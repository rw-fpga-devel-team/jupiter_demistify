==> flow/design.v <==
module cofi (
    input        clk,
    input        pix_ce,
    input        enable,
    input        hblank,
    input        vblank,
    input        hs,
    input        vs,
    input  [5:0] red,
    input  [5:0] green,
    input  [5:0] blue,
    output reg       hblank_out,
    output reg       vblank_out,
    output reg       hs_out,
    output reg       vs_out,
    output reg [5:0] red_out,
    output reg [5:0] green_out,
    output reg [5:0] blue_out
);
    function bit [5:0] color_blend (
        input [5:0] color_prev,
        input [5:0] color_curr,
        input blank_last
    );
    begin
        color_blend = blank_last ? color_curr : (color_prev >> 1) + (color_curr >> 1);
    end
    endfunction
reg [5:0] red_last;
reg [5:0] green_last;
reg [5:0] blue_last;
wire      ce = enable ? pix_ce : 1'b1;
always @(posedge clk) if (ce) begin
    hblank_out <= hblank;
    vblank_out <= vblank;
    vs_out     <= vs;
    hs_out     <= hs;
    red_last   <= red;
    blue_last  <= blue;
    green_last <= green;
    red_out    <= enable ? color_blend(red_last,   red,   hblank_out) : red;
    blue_out   <= enable ? color_blend(blue_last,  blue,  hblank_out) : blue;
    green_out  <= enable ? color_blend(green_last, green, hblank_out) : green;
end
endmodule
# Reports on cofi
# The steps from the RTL of cofi to its reports follow in flow order.
# Lines are those of the file above, counted from 1.
# Operators carry their Yosys type and port widths (W data, S select, Z words).
# The mark - stands for no value.
# inputs
top_module,cofi
clock,clk
cell_library,sky130hd
corner,tt_025C_1v80

# Word level
# Yosys after proc, flatten, opt, wreduce and memory -nomap, before mapping. Enables and synchronous resets that opt folds into registers are not counted as muxes. Memory bits, and registers merged into a memory's read port (data or address), are not among the register bits. Print and check cells are not counted. Equal cells are merged and count once.
# classes
add_sub_neg,3
n_mux,7
# ops
op,n
$mux W6,6
$add A5 B5 Y6,3
$mux W1,1
# bits
output_inout_bits,22
in_bits,25
wordCells,20
ff_bits,40

# Logic depth
# Longest topological path by Yosys (ltp), each cell counted once; first at word level (registers and memories cut), then after technology mapping (sequential cells cut; the memories' decode and read muxes count).
# logic_depth
word_depth,3
ABC_AREA,1
mapped_depth,10
ltp_nobuf,10

# Synthesis result
# The flow's flattened synthesis, as Yosys stat reports it; memories are mapped. The netlist is that of the ABC_AREA named above (0 if unset); the other value can give another one.
# types
type,n,area_total_um2
sky130_fd_sc_hd__edfxtp_1,37,1.11E+03
sky130_fd_sc_hd__ha_1,15,187.68
sky130_fd_sc_hd__nand2_1,39,146.39
sky130_fd_sc_hd__nand3_1,20,100.096
sky130_fd_sc_hd__inv_1,20,75.072
sky130_fd_sc_hd__fa_1,3,60.058
sky130_fd_sc_hd__a21oi_1,10,50.048
sky130_fd_sc_hd__nor2_1,9,33.782
sky130_fd_sc_hd__buf_6,2,22.522
sky130_fd_sc_hd__nand3b_1,3,22.522
sky130_fd_sc_hd__buf_12,1,20.019
sky130_fd_sc_hd__o21ai_1,3,15.014
sky130_fd_sc_hd__o21bai_1,2,15.014
sky130_fd_sc_hd__o22ai_2,1,12.512
sky130_fd_sc_hd__or2_1,2,12.512
sky130_fd_sc_hd__nor2_4,1,11.261
sky130_fd_sc_hd__xor2_1,1,8.758
sky130_fd_sc_hd__inv_2,2,7.507
# Not listed: further types 4, cells in them 4.
# mapped
area_um2,1935.6
mapped_cells,175
flip_flops,37
seqArea_um2,1111.1
buffers,3

# Worst setup path after synthesis
# OpenSTA on the mapped netlist: ideal clock, no wires. The path of least setup slack (recovery checks aside). Input and output delay are each 20% of the period. Register names are those of the netlist, which keeps one name where synthesis merged equal registers.
# synth_path
path_kind,input-to-reg
from,input port blue[1]
to,register blue_out[4]
path_stages,8
arrival_ps,1521
launch_ps,580
input_delay_ps,580
path_delay_ps,1194
path_buffers,0
tclk_ps,2900
path_slack_ps,1126
setup_ps,253
required_ps,2647
synth_period_reached_ps,1774
# "path_delay_ps" = arrival - input delay + setup time.
# "path_stages" counts driving pins, that of a launching flip-flop among them; a cell with two outputs on the path counts twice.
# "synth_period_reached_ps" is the clock period less the worst setup slack; recovery checks do not enter. This is arithmetic on one report: input and output delays are still those of the set period (20% each).
# Between the ends stands the longest chain of elaborated cells between them, by number of cells; it is not shown to be the way that was timed. Of several equally long chains one is given.
# A line is the first line of the expression or statement that the cell stems from. Yosys adds cells for indexed reads and writes and turns some case tables into memories.
# synth_between
path_cell_list,sky130_fd_sc_hd__ha_1 > sky130_fd_sc_hd__inv_1 > sky130_fd_sc_hd__fa_1 > sky130_fd_sc_hd__nand3b_1 > sky130_fd_sc_hd__nand2_1 > sky130_fd_sc_hd__nand2_1 > sky130_fd_sc_hd__nand3_1 > sky130_fd_sc_hd__nand2_1
elab_chain_len,3
cells_between,3
lines_between,2
classes_between,add/sub (1); mux (2)
# synth_lines
item,line_no,rtl
"start, declared",11,"input  [5:0] blue,"
$add A5 B5 Y6,26,color_blend = blank_last ? color_curr : (color_prev >> 1) + (color_curr >> 1);
$mux W6,26,
$mux W6,42,"blue_out   <= enable ? color_blend(blue_last,  blue,  hblank_out) : blue;"
"end, assigned",42,
"end, declared",18,output reg [5:0] blue_out

# Path in the finished layout
# Path of least setup slack in the final report of run 2 (OpenROAD, finished layout, wires in). Where an end is a register, its clock arrival counts in the times.
# The report prints the path's times to 10 ps; the period is as set.
# layout_path
path_kind,input-to-reg
from,input port blue[1]
to,register blue_out[4]
input_delay_ps,550
tclk_ps,2740
arrival_ps,2160
launch_ps,550
path_stages,9
required_ps,2770
path_buffers,1
path_slack_ps,610
setup_ps,240
# Between the ends stands the longest chain of elaborated cells between them, by number of cells; it is not shown to be the way that was timed. Of several equally long chains one is given.
# layout_between
path_cell_list,sky130_fd_sc_hd__clkdlybuf4s50_1 > sky130_fd_sc_hd__ha_1 > sky130_fd_sc_hd__inv_1 > sky130_fd_sc_hd__fa_1 > sky130_fd_sc_hd__nand3b_1 > sky130_fd_sc_hd__nand2_1 > sky130_fd_sc_hd__nand2_1 > sky130_fd_sc_hd__nand3_1 > sky130_fd_sc_hd__nand2_1
elab_chain_len,3
cells_between,3
lines_between,2
classes_between,add/sub (1); mux (2)
# layout_lines
item,line_no,rtl
"start, declared",11,"input  [5:0] blue,"
$add A5 B5 Y6,26,color_blend = blank_last ? color_curr : (color_prev >> 1) + (color_curr >> 1);
$mux W6,26,
$mux W6,42,"blue_out   <= enable ? color_blend(blue_last,  blue,  hblank_out) : blue;"
"end, assigned",42,
"end, declared",18,output reg [5:0] blue_out

# Module cofi, platform sky130hd: 2 stored runs of the flow (Yosys, OpenROAD) with differing settings, in no particular order. Input and output delays are each 20% of the period that was set; the output load is 0.01 pF.
# By "achieved_period_ps" is meant the clock period of the run minus its worst setup slack. This is arithmetic on one report: input and output delays are still those of the set period (20% each).
# "worst_path_allowed_less_slack_ps" = time allowed to the worst setup path (clock period - input delay - output delay, where it has them) - its slack; a late launch clock adds to it, a late capture clock takes from it.
# By "power_w" is meant OpenSTA's value without simulated activity: inputs other than the clock are taken to toggle once in ten clock periods, and the tool carries that through the logic.
# "worst_path_allowed_less_slack_ps" is given in steps of 10 ps.
# A setting shown as . is not set for that run.
# A result given as . is not shown for that run.
stored run,period_ns,CORE_UTILIZATION,CORE_ASPECT_RATIO,CELL_PAD_IN_SITES_DETAIL_PLACEMENT,ABC_AREA,GPL_TIMING_DRIVEN,CAP_MARGIN,CORE_MARGIN,SLEW_MARGIN,SETUP_SLACK_MARGIN,PLACE_DENSITY_LB_ADDON,CELL_PAD_IN_SITES_GLOBAL_PLACEMENT,TNS_END_PERCENT,CTS_CLUSTER_SIZE,CTS_CLUSTER_DIAMETER,worst_path_allowed_less_slack_ps,timing.worst_path_kind,power_w,yosys_chip_area_um2,achieved_period_ps,post_route_util_pct,holdWs_ps,die_area_um2,timing.setup.ws_ps
run 1,3.45,70,0.54,1,0,0,5,2,20,.,.,.,.,.,.,.,.,.,.,.,.,.,.,.
run 2,2.74,26,0.61,.,1,0,20,2,20,-0.15,0.18,3,100,89,60,1580,input-to-reg,0.001584,1935.6,2127,36.8,647,8172.4,613
# Run 1: did not finish, placement stopped with DPL-0033
